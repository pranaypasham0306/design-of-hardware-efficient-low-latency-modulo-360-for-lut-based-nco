==> flow/design.v <==
module modulo_opt (
    input clk,
    input [15:0] in, 
    output reg [8:0] modulo
);
localparam [8:0] two_power_modulo_360_0 = 9'd1;
localparam two_power_modulo_360_1  = 2'd2;
localparam two_power_modulo_360_2  = 3'd4;
localparam two_power_modulo_360_3  = 4'd8;
localparam two_power_modulo_360_4  = 5'd16;
localparam two_power_modulo_360_5  = 6'd32;
localparam two_power_modulo_360_6  = 7'd64;
localparam two_power_modulo_360_7  = 8'd128;
localparam two_power_modulo_360_8  = 9'd256;
localparam two_power_modulo_360_9  = 9'd152;
localparam two_power_modulo_360_10 = 9'd304;
localparam two_power_modulo_360_11 = 8'd248;
localparam two_power_modulo_360_12 = 8'd136;
localparam two_power_modulo_360_13 = 9'd272;
localparam two_power_modulo_360_14 = 8'd184;
localparam two_power_modulo_360_15 = 4'd8;
reg [15:0] in_reg;
wire [8:0] modulo_wire;
reg [10:0] level1_out;
reg [9:0] level2_out;
reg [9:0] level3_out;
integer i;
always @(*) begin
	level1_out = 0;
	if( in_reg[0] == 1) level1_out = level1_out + two_power_modulo_360_0;
	if( in_reg[1] == 1) level1_out = level1_out + two_power_modulo_360_1;
	if( in_reg[2] == 1) level1_out = level1_out + two_power_modulo_360_2;
	if( in_reg[3] == 1) level1_out = level1_out + two_power_modulo_360_3;
	if( in_reg[4] == 1) level1_out = level1_out + two_power_modulo_360_4;
	if( in_reg[5] == 1) level1_out = level1_out + two_power_modulo_360_5;
	if( in_reg[6] == 1) level1_out = level1_out + two_power_modulo_360_6;
	if( in_reg[7] == 1) level1_out = level1_out + two_power_modulo_360_7;
	if( in_reg[8] == 1) level1_out = level1_out + two_power_modulo_360_8;
	if( in_reg[9] == 1) level1_out = level1_out + two_power_modulo_360_9;
	if( in_reg[10] == 1) level1_out = level1_out + two_power_modulo_360_10;
	if( in_reg[11] == 1) level1_out = level1_out + two_power_modulo_360_11;
	if( in_reg[12] == 1) level1_out = level1_out + two_power_modulo_360_12;
	if( in_reg[13] == 1) level1_out = level1_out + two_power_modulo_360_13;
	if( in_reg[14] == 1) level1_out = level1_out + two_power_modulo_360_14;
	if( in_reg[15] == 1) level1_out = level1_out + two_power_modulo_360_15;
end
always @(*) begin
	level2_out = 0;
	if (level1_out[0] == 1) level2_out = level2_out + two_power_modulo_360_0;
	if (level1_out[1] == 1) level2_out = level2_out + two_power_modulo_360_1;
	if (level1_out[2] == 1) level2_out = level2_out + two_power_modulo_360_2;
	if (level1_out[3] == 1) level2_out = level2_out + two_power_modulo_360_3;
	if (level1_out[4] == 1) level2_out = level2_out + two_power_modulo_360_4;
	if (level1_out[5] == 1) level2_out = level2_out + two_power_modulo_360_5;
	if (level1_out[6] == 1) level2_out = level2_out + two_power_modulo_360_6;
	if (level1_out[7] == 1) level2_out = level2_out + two_power_modulo_360_7;
	if (level1_out[8] == 1) level2_out = level2_out + two_power_modulo_360_8;
	if (level1_out[9] == 1) level2_out = level2_out + two_power_modulo_360_9;
end
always @(*) begin
	level3_out = 0;
	if (level2_out[0] == 1) level3_out = level3_out + two_power_modulo_360_0;
	if (level2_out[1] == 1) level3_out = level3_out + two_power_modulo_360_1;
	if (level2_out[2] == 1) level3_out = level3_out + two_power_modulo_360_2;
	if (level2_out[3] == 1) level3_out = level3_out + two_power_modulo_360_3;
	if (level2_out[4] == 1) level3_out = level3_out + two_power_modulo_360_4;
	if (level2_out[5] == 1) level3_out = level3_out + two_power_modulo_360_5;
	if (level2_out[6] == 1) level3_out = level3_out + two_power_modulo_360_6;
	if (level2_out[7] == 1) level3_out = level3_out + two_power_modulo_360_7;
	if (level2_out[8] == 1) level3_out = level3_out + two_power_modulo_360_8;
	if (level2_out[9] == 1) level3_out = level3_out + two_power_modulo_360_9;
end
assign modulo_wire = (level3_out < 360) ? level3_out: (level3_out - 9'd360);
always @(posedge clk) begin
    in_reg <= in;
    modulo <= modulo_wire;
end
endmodule
Tool chain data of modulo_opt
Tool output for the design above, in the order of the flow.
Lines are those of the file above, counted from 1.
Operators: Yosys type, input widths -> output width; for muxes data width and select width s.
Library cell names are shortened.
{"block": "setup", "top_module": "modulo_opt", "clock": "clk", "library": "sky130hd", "lib_corner": "tt_025C_1v80"}

Word-level counts
Yosys after proc, flatten, opt, wreduce and memory -nomap, before mapping. Enables and synchronous resets that opt folds into registers are not counted as muxes. Memory bits, and registers merged into a memory's read port (data or address), are not among the register bits. Print and check cells are not counted. Equal cells are merged and count once.
{"block": "word_totals", "mem_bits_ro": 0, "out_inout_bits": 9, "mem_bits_rw": 0, "inputBits": 17, "clocked_rd_ports_x_width": 0, "elab_cells": 74, "reg_bits": 25, "memories": 0, "latchBits": 0}
{"block": "op_classes", "add_sub_neg": 34, "n_cmp": 1, "n_logic": 0, "n_mux": 37, "n_eq": 0, "n_reduce_logical": 0, "shifts": 0, "div": 0, "mul": 0}
{"block": "op_table", "operator": "$mux 10", "count": 33}
{"block": "op_table", "operator": "$add 10x8->10 const B", "count": 9}
{"block": "op_table", "operator": "$add 10x9->10 const B", "count": 5}
{"block": "op_table", "operator": "$add 10x4->10 const B", "count": 4}
{"block": "op_table", "operator": "$add 10x3->10 const B", "count": 3}
{"block": "op_table", "operator": "$add 10x5->10 const B", "count": 3}
{"block": "op_table", "operator": "$add 10x6->10 const B", "count": 3}
{"block": "op_table", "operator": "$add 10x7->10 const B", "count": 3}
{"block": "op_table", "operator": "$add 10x2->10 const B", "count": 2}
{"block": "op_table", "operator": "$lt 10x9->1 const B", "count": 1}
{"block": "op_table", "operator": "$sub 9x9->9 const B", "count": 1}
{"block": "op_table", "operator": "$mux 9", "count": 1}
{"block": "op_table", "operator": "$add 1x2->3 const B", "count": 1}
{"block": "op_table", "operator": "$mux 1", "count": 3}

Logic depth
Depth = most cells in a row (Yosys ltp): at word level without a register or memory, in the mapped netlist without a sequential cell, where the memories' decode and read muxes count.
{"block": "depth", "word_depth": 71, "abc_area": 0, "depth_mapped": 33, "depth_no_buf": 32}

Netlist
Yosys stat after the flow's synthesis: flattened, memories mapped to cells. It holds for the ABC_AREA given above (unset counts as 0); a run with the other value may have another netlist.
{"block": "types", "cell": "dfxtp_1", "count": 25, "area_total_um2": 500.48}
{"block": "types", "cell": "xnor2_1", "count": 22, "area_total_um2": 192.685}
{"block": "types", "cell": "xor2_1", "count": 16, "area_total_um2": 140.134}
{"block": "types", "cell": "ha_1", "count": 9, "area_total_um2": 112.608}
{"block": "types", "cell": "mux2i_1", "count": 9, "area_total_um2": 90.086}
{"block": "types", "cell": "nand2_1", "count": 24, "area_total_um2": 90.086}
{"block": "types", "cell": "a21oi_1", "count": 15, "area_total_um2": 75.072}
{"block": "types", "cell": "xor2_2", "count": 4, "area_total_um2": 65.062}
{"block": "types", "cell": "nor2_1", "count": 16, "area_total_um2": 60.058}
{"block": "types", "cell": "nor3_1", "count": 11, "area_total_um2": 55.053}
{"block": "types", "cell": "xor2_4", "count": 2, "area_total_um2": 55.053}
{"block": "types", "cell": "xor3_1", "count": 2, "area_total_um2": 47.546}
{"block": "types", "cell": "o21ai_0", "count": 9, "area_total_um2": 45.043}
{"block": "types", "cell": "inv_1", "count": 11, "area_total_um2": 41.29}
{"block": "types", "cell": "nand3_1", "count": 7, "area_total_um2": 35.034}
{"block": "types", "cell": "and3_1", "count": 5, "area_total_um2": 31.28}
{"block": "types", "cell": "o211ai_1", "count": 4, "area_total_um2": 30.029}
{"block": "types", "cell": "o21a_1", "count": 4, "area_total_um2": 30.029}
Not listed: further types 47, cells in them 65.
{"block": "synth_totals", "buffers": 8, "seq_area_um2": 500.5, "area_um2": 2253.4, "stdcells": 260, "ffs": 25}

Path before layout
Path of least setup slack by OpenSTA after synthesis, without wires, with an ideal clock, recovery checks aside; 20% of the period is set as input and as output delay. Where synthesis merged equal registers, the netlist keeps one of their names.
{"block": "synth_timing", "path_type": "reg-to-reg", "start": "register in_reg[3]", "end": "register modulo[5]", "t_first_pin_ns": 0.000, "slack_ns": -0.006, "t_arrival_ns": 6.019, "required_time_ns": 6.014, "setup_time_ns": 0.126, "path_delay_ns": 6.145, "path_buffers": 1, "stages": 32, "clock_period_ns": 6.14, "synth_period_reached_ns": 6.146}
"path_delay_ns" = arrival - input delay + setup time.
"stages" counts driving pins, that of a launching flip-flop among them; a cell with two outputs on the path counts twice.
"synth_period_reached_ns" is the clock period less the worst setup slack; recovery checks do not enter. This is arithmetic on one report: input and output delays are still those of the set period (20% each).
The rows between start and end are the longest chain of elaborated cells between them; the timing report does not say that the signal goes this way. Where chains are equally long, one stands for them.
A line is the first line of the expression or statement that the cell stems from. Yosys adds cells for indexed reads and writes and turns some case tables into memories.
{"block": "synth_via", "path_cell_list": "dfxtp_1 -> inv_1 -> ha_1 -> and2_1 -> nor3_1 -> nor2_1 -> ha_1 -> nand2_1 -> o31a_1 -> ha_1 -> mux2i_1 -> xor2_1 -> ha_1 -> mux2i_1 -> ha_1 -> and3_1 -> a21oi_1 -> nor2_1 -> a311oi_1 -> nor3_1 -> xnor2_1 -> buf_2 -> mux2_2 -> ha_1 -> xnor2_1 -> a21oi_1 -> nand2_1 -> nor3_1 -> o32ai_1 -> a211oi_2 -> o211ai_1 -> xor2_1", "elab_chain_len": 65, "cone_cells": 66, "cone_lines": 34, "cone_classes": "31 x add/sub; 1 x compare; 34 x mux"}
{"block": "synth_rtl", "item": "start: declaration", "line": 22, "source": "reg [15:0] in_reg;"}
{"block": "synth_rtl", "item": "start: assignment", "line": 75, "source": "in_reg <= in;"}
{"block": "synth_rtl", "item": "$mux 10", "line": 33, "source": "if( in_reg[3] == 1) level1_out = level1_out + two_power_modulo_360_3;"}
{"block": "synth_rtl", "item": "$add 10x5->10", "line": 34, "source": "if( in_reg[4] == 1) level1_out = level1_out + two_power_modulo_360_4;"}
{"block": "synth_rtl", "item": "$mux 10", "line": 34}
{"block": "synth_rtl", "item": "$add 10x6->10", "line": 35, "source": "if( in_reg[5] == 1) level1_out = level1_out + two_power_modulo_360_5;"}
{"block": "synth_rtl", "item": "$mux 10", "line": 35}
{"block": "synth_rtl", "item": "$add 10x7->10", "line": 36, "source": "if( in_reg[6] == 1) level1_out = level1_out + two_power_modulo_360_6;"}
{"block": "synth_rtl", "item": "$mux 10", "line": 36}
{"block": "synth_rtl", "item": "[... 51 more ...]"}
{"block": "synth_rtl", "item": "$mux 10", "line": 69, "source": "if (level2_out[7] == 1) level3_out = level3_out + two_power_modulo_360_7;"}
{"block": "synth_rtl", "item": "$add 10x9->10", "line": 70, "source": "if (level2_out[8] == 1) level3_out = level3_out + two_power_modulo_360_8;"}
{"block": "synth_rtl", "item": "$mux 10", "line": 70}
{"block": "synth_rtl", "item": "$add 10x8->10", "line": 71, "source": "if (level2_out[9] == 1) level3_out = level3_out + two_power_modulo_360_9;"}
{"block": "synth_rtl", "item": "$mux 10", "line": 71}
{"block": "synth_rtl", "item": "$sub 9x9->9", "line": 73, "source": "assign modulo_wire = (level3_out < 360) ? level3_out: (level3_out - 9'd360);"}
{"block": "synth_rtl", "item": "$mux 9", "line": 73}
{"block": "synth_rtl", "item": "end: assignment", "line": 76, "source": "modulo <= modulo_wire;"}
{"block": "synth_rtl", "item": "end: declaration", "line": 4, "source": "output reg [8:0] modulo"}

Timing after layout
From the final timing report of stored run 1: the path of least setup slack in the routed layout; clock arrival at registers is part of the times.
{"block": "layout_timing", "path_type": "reg-to-reg", "start": "register in_reg[3]", "end": "register modulo[5]", "setup_time_ns": 0.11, "slack_ns": 2.08, "clock_period_ns": 8.89, "t_arrival_ns": 6.97, "path_buffers": 1, "stages": 32, "required_time_ns": 9.05, "t_first_pin_ns": 0.27}
The rows between start and end are the longest chain of elaborated cells between them; the timing report does not say that the signal goes this way. Where chains are equally long, one stands for them.
{"block": "layout_via", "path_cell_list": "dfxtp_1 -> inv_1 -> ha_1 -> and2_1 -> nor3_1 -> nor2_1 -> ha_1 -> nand2_1 -> o31a_1 -> ha_1 -> mux2i_1 -> xor2_1 -> ha_1 -> mux2i_1 -> ha_1 -> and3_1 -> a21oi_1 -> nor2_1 -> a311oi_1 -> nor3_1 -> xnor2_1 -> buf_4 -> mux2_2 -> ha_1 -> xnor2_1 -> a21oi_1 -> nand2_1 -> nor3_1 -> o32ai_1 -> a211oi_2 -> o211ai_1 -> xor2_1", "elab_chain_len": 65, "cone_cells": 66, "cone_lines": 34, "cone_classes": "31 x add/sub; 1 x compare; 34 x mux"}
{"block": "layout_rtl", "item": "start: declaration", "line": 22, "source": "reg [15:0] in_reg;"}
{"block": "layout_rtl", "item": "start: assignment", "line": 75, "source": "in_reg <= in;"}
{"block": "layout_rtl", "item": "$mux 10", "line": 33, "source": "if( in_reg[3] == 1) level1_out = level1_out + two_power_modulo_360_3;"}
{"block": "layout_rtl", "item": "$add 10x5->10", "line": 34, "source": "if( in_reg[4] == 1) level1_out = level1_out + two_power_modulo_360_4;"}
{"block": "layout_rtl", "item": "$mux 10", "line": 34}
{"block": "layout_rtl", "item": "$add 10x6->10", "line": 35, "source": "if( in_reg[5] == 1) level1_out = level1_out + two_power_modulo_360_5;"}
{"block": "layout_rtl", "item": "$mux 10", "line": 35}
{"block": "layout_rtl", "item": "$add 10x7->10", "line": 36, "source": "if( in_reg[6] == 1) level1_out = level1_out + two_power_modulo_360_6;"}
{"block": "layout_rtl", "item": "$mux 10", "line": 36}
{"block": "layout_rtl", "item": "[... 51 more ...]"}
{"block": "layout_rtl", "item": "$mux 10", "line": 69, "source": "if (level2_out[7] == 1) level3_out = level3_out + two_power_modulo_360_7;"}
{"block": "layout_rtl", "item": "$add 10x9->10", "line": 70, "source": "if (level2_out[8] == 1) level3_out = level3_out + two_power_modulo_360_8;"}
{"block": "layout_rtl", "item": "$mux 10", "line": 70}
{"block": "layout_rtl", "item": "$add 10x8->10", "line": 71, "source": "if (level2_out[9] == 1) level3_out = level3_out + two_power_modulo_360_9;"}
{"block": "layout_rtl", "item": "$mux 10", "line": 71}
{"block": "layout_rtl", "item": "$sub 9x9->9", "line": 73, "source": "assign modulo_wire = (level3_out < 360) ? level3_out: (level3_out - 9'd360);"}
{"block": "layout_rtl", "item": "$mux 9", "line": 73}
{"block": "layout_rtl", "item": "end: assignment", "line": 76, "source": "modulo <= modulo_wire;"}
{"block": "layout_rtl", "item": "end: declaration", "line": 4, "source": "output reg [8:0] modulo"}

Subject: flow runs of modulo_opt

Hi,

Design modulo_opt on sky130hd. What follows are 2 stored runs of the flow, each under its own settings; their order means nothing. The constraints put input and output delay at 20% of the set period each and load the outputs with 0.01 pF.
"achieved_clock_period_ns" is the run's clock period less its worst setup slack. It is reckoned from that one timing run; input and output delays stay at 20% of the period that was set.
"timing.worst_path_ns" means the part of the period allowed to the worst setup path (the constraints hold back 20% at inputs and 20% at outputs) less its slack; where the path has registers, the arrival times of their clocks count too.
"design_power_uw" rests on the timing tool's default activity at the inputs, not on a simulated workload.

{"run": "stored run 1", "settings": { "period_ns": 8.89, "CORE_UTILIZATION": 16, "SETUP_SLACK_MARGIN": -0.44, "PLACE_DENSITY": 0.52, "TNS_END_PERCENT": 20, "ABC_AREA": 0, "CTS_CLUSTER_SIZE": 51, "CAP_MARGIN": 30, "SLEW_MARGIN": 35, "MAX_ROUTING_LAYER": "met4", "CORE_MARGIN": 2 }, "results": { "final_stdcell_area_um2": 2772.7, "timing.worst_path_ns": 6.81, "critical_path_type": "reg-to-reg", "design_power_uw": 987.2, "achieved_clock_period_ns": 6.809, "finish.utilization_pct": 20.1, "synthesis_area_um2": 2253.4, "total_negative_slack_ns": 0.000, "hold_worst_slack_ns": 0.329, "ws_setup_ns": 2.081, "final_die_area_um2": 15049.2 }}
{"run": "stored run 2", "settings": { "period_ns": 10.4, "CORE_UTILIZATION": 28, "SETUP_SLACK_MARGIN": 2.83, "PLACE_DENSITY_LB_ADDON": 0.26, "CTS_CLUSTER_DIAMETER": 277, "CAP_MARGIN": 20, "CORE_MARGIN": 2, "SLEW_MARGIN": 20 }, "results": { "final_die_area_um2": 8781.6, "synthesis_area_um2": 2253.4, "final_stdcell_area_um2": 2643.8, "design_power_uw": 817.4, "ws_setup_ns": 3.675, "finish.utilization_pct": 34.0, "hold_worst_slack_ns": 0.336, "achieved_clock_period_ns": 6.725, "timing.worst_path_ns": 6.73, "critical_path_type": "reg-to-reg", "total_negative_slack_ns": 0.000 }}

Regards
