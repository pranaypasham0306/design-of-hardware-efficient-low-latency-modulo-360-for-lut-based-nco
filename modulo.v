==> flow/design.v <==
module modulo (
    input clk,
    input [15:0] in, 
    output reg [8:0] modulo
);
reg [15:0] in_reg;
always @(posedge clk) begin
    in_reg <= in;
    modulo <= in_reg % 360;
end
endmodule
# --- From RTL to reports: modulo ---
# The steps from the RTL of modulo to its reports follow in flow order.
# Lines are those of the file above, counted from 1.
# Operators: Yosys type, input widths -> output width; for muxes data width and select width s.
# Library cell names are shortened.
setup:
  design: "modulo"
  clock: "clk"
  library: "sky130hd"
  pvt_corner: "tt_025C_1v80"

# --- Elaborated design ---
# Counts by Yosys on the flattened word-level netlist (proc, flatten, opt, wreduce; memories kept). Register bits leave out memories and registers merged into their read ports (data or address); mux counts leave out enables and synchronous resets folded into registers. Print and check cells are left out. Cells with the same type and inputs are merged into one.
op_classes:
  div_mod_pow: 1
op_table:
  columns: ["operator", "n"]
  rows:
  - ["$mod 16x9->32 const B", 1]
bits:
  output_inout_bits: 9
  regBits: 25
  elab_cells: 3

# --- Longest topological paths ---
# Longest topological path by Yosys (ltp), each cell counted once; first at word level (registers and memories cut), then after technology mapping (sequential cells cut; the memories' decode and read muxes count).
depth:
  depth_word: 1
  abc_area: 0
  ltp_mapped: 29
  ltp_nobuf: 24

# --- Netlist ---
# Yosys stat after the flow's synthesis: flattened, memories mapped to cells. It holds for the ABC_AREA given above (unset counts as 0); a run with the other value may have another netlist.
mapped:
  seqArea_um2: 500.5
  ff_cells: 25
  cell_count: 455
  buffers: 32
  yosys_area_um2: 3404.5
types:
  columns: ["type", "n", "area_total_um2"]
  rows:
  - ["dfxtp_1", 25, 500.48]
  - ["xnor2_1", 15, 131.376]
  - ["mux2i_1", 13, 130.125]
  - ["a21oi_1", 24, 120.115]
  - ["nand2_1", 31, 116.362]
  - ["nor3_1", 22, 110.106]
  - ["o21ai_0", 22, 110.106]
  - ["nor2_1", 27, 101.347]
  - ["nand3_1", 19, 95.091]
  - ["a211o_1", 9, 78.826]
  - ["a211oi_1", 10, 75.072]
  - ["a31oi_1", 12, 75.072]
  - ["clkbuf_1", 20, 75.072]
  - ["and3_1", 11, 68.816]
  - ["o31ai_4", 3, 63.811]
  - ["o2111ai_1", 7, 61.309]
  - ["and2_1", 9, 56.304]
  - ["mux2_2", 5, 56.304]
# Other cell types: 65; their cells: 171.

# --- Timing after synthesis ---
# OpenSTA on the mapped netlist: ideal clock, no wires. The path of least setup slack (recovery checks aside). Input and output delay are each 20% of the period. Register names are those of the netlist, which keeps one name where synthesis merged equal registers.
synth_path:
  path_kind: "register to register"
  from: "reg in_reg[11]"
  to: "reg modulo[5]"
  arrival_ns: 6.362
  delay_ns: 6.500
  required_time_ns: 8.042
  stages: 28
  clock_period_ns: 8.18
  slack_ns: 1.681
  period_less_setup_slack_ns: 6.499
# "delay_ns" is the arrival time less input delay plus setup time.
# "stages": output pins that drive a net of the path, with the launching flip-flop's if there is one; two outputs of one cell count as two.
# "period_less_setup_slack_ns" = period - worst setup slack (recovery checks aside). The figure is calculated, with input and output delays left at 20% of the set period.
# The rows between start and end are the longest chain of elaborated cells between them; the timing report does not say that the signal goes this way. Where chains are equally long, one stands for them.
# A line is the first line of the expression or statement that the cell stems from. Yosys adds cells for indexed reads and writes and turns some case tables into memories.
synth_between:
  path_cell_list: "dfxtp_1 -> clkbuf_1 -> o211a_1 -> nor2_1 -> inv_1 -> ha_1 -> nand2b_1 -> a22oi_1 -> clkbuf_1 -> o2111ai_1 -> o31ai_4 -> mux2_2 -> and2_1 -> buf_4 -> a31oi_2 -> or3_1 -> nand4_2 -> a22oi_1 -> a211oi_4 -> or3_1 -> buf_2 -> mux2i_1 -> a2111o_1 -> a31oi_2 -> mux2i_1 -> o31ai_4 -> mux2i_1 -> xnor2_1"
  elab_chain_len: 1
  cells_between: 1
  cone_lines: 1
  classes_between: "1 x div"
synth_rtl:
  columns: ["item", "line", "rtl"]
  rows:
  - ["start: declaration", 6, "reg [15:0] in_reg;"]
  - ["start: assignment", 8, "in_reg <= in;"]
  - ["$mod 16x9->32", 9, "modulo <= in_reg % 360;"]
  - ["end: assignment", 9, null]
  - ["end: declaration", 4, "output reg [8:0] modulo"]

# --- Path in the finished layout ---
# Path of least setup slack in the final report of run 1 (OpenROAD, finished layout, wires in). Where an end is a register, its clock arrival counts in the times.
layout_path:
  path_kind: "register to register"
  from: "reg in_reg[10]"
  to: "reg modulo[5]"
  required_time_ns: 9.42
  clock_period_ns: 9.3
  stages: 26
  slack_ns: 1.56
  arrival_ns: 7.86
# The rows between start and end are the longest chain of elaborated cells between them; the timing report does not say that the signal goes this way. Where chains are equally long, one stands for them.
layout_between:
  path_cell_list: "dfxtp_1 -> o211a_1 -> nor2_1 -> inv_1 -> ha_1 -> nand2b_1 -> a22oi_1 -> buf_2 -> nand2_1 -> a2bb2oi_2 -> nand2_1 -> o21a_1 -> mux2_4 -> o31a_1 -> o31ai_2 -> a2111oi_0 -> a22oi_1 -> a211oi_4 -> or3_1 -> mux2i_1 -> a2111o_1 -> nand3_2 -> o311ai_2 -> o31ai_4 -> mux2i_1 -> xnor2_1"
  elab_chain_len: 1
  cells_between: 1
  cone_lines: 1
  classes_between: "1 x div"
layout_rtl:
  columns: ["item", "line", "rtl"]
  rows:
  - ["start: declaration", 6, "reg [15:0] in_reg;"]
  - ["start: assignment", 8, "in_reg <= in;"]
  - ["$mod 16x9->32", 9, "modulo <= in_reg % 360;"]
  - ["end: assignment", 9, null]
  - ["end: declaration", 4, "output reg [8:0] modulo"]

# Below are 2 stored runs of the flow (Yosys, OpenROAD; platform sky130hd) on modulo, each with its settings and what was measured, unordered. Constraints: input delay and output delay 20% of the set period each, output load 0.01 pF.
# "timing.achieved_period_ns" is the run's clock period less its worst setup slack. It is reckoned from that one timing run; input and output delays stay at 20% of the period that was set.
# "critical_path_time_ns" = time allowed to the worst setup path (clock period - input delay - output delay, where it has them) - its slack; a late launch clock adds to it, a late capture clock takes from it.
# By "final_power_uw" is meant OpenSTA's value without simulated activity: inputs other than the clock are taken to toggle once in ten clock periods, and the tool carries that through the logic.
runs:
  - name: "run 1"
    settings:
      period_ns: 9.3
      CORE_UTILIZATION: 39
      SETUP_SLACK_MARGIN: -0.72
      PLACE_DENSITY: 0.68
      CORE_ASPECT_RATIO: 1.37
      CELL_PAD_IN_SITES_GLOBAL_PLACEMENT: 3
      CELL_PAD_IN_SITES_DETAIL_PLACEMENT: 1
      ABC_AREA: 0
      CTS_CLUSTER_SIZE: 25
      CAP_MARGIN: 30
      SLEW_MARGIN: 40
      MAX_ROUTING_LAYER: "met4"
      CORE_MARGIN: 2
    results:
      synthArea_um2: 3404.5
      die_um2: 9502.4
      final_stdcell_area_um2: 3734.8
      final_util_pct: 44.5
      timing.setup.ws_ns: 1.559
      setup_tns_ns: 0.000
      worst_hold_slack_ns: 0.351
      final_power_uw: 1065
      timing.achieved_period_ns: 7.741
      critical_path_time_ns: 7.74
      critical_path_type: "register to register"
  - name: "run 2"
    settings:
      period_ns: 4.38
      CORE_UTILIZATION: 60
      SETUP_SLACK_MARGIN: 0.62
      PLACE_DENSITY_LB_ADDON: 0.11
      CORE_ASPECT_RATIO: 1.05
      CELL_PAD_IN_SITES_GLOBAL_PLACEMENT: 0
      CELL_PAD_IN_SITES_DETAIL_PLACEMENT: 2
      ABC_AREA: 1
      GPL_TIMING_DRIVEN: 0
      CTS_CLUSTER_SIZE: 95
      CTS_CLUSTER_DIAMETER: 111
      MIN_ROUTING_LAYER: "met1"
      CAP_MARGIN: 20
      CORE_MARGIN: 2
      SLEW_MARGIN: 20
    outcome: "did not finish, placement stopped with DPL-0033"
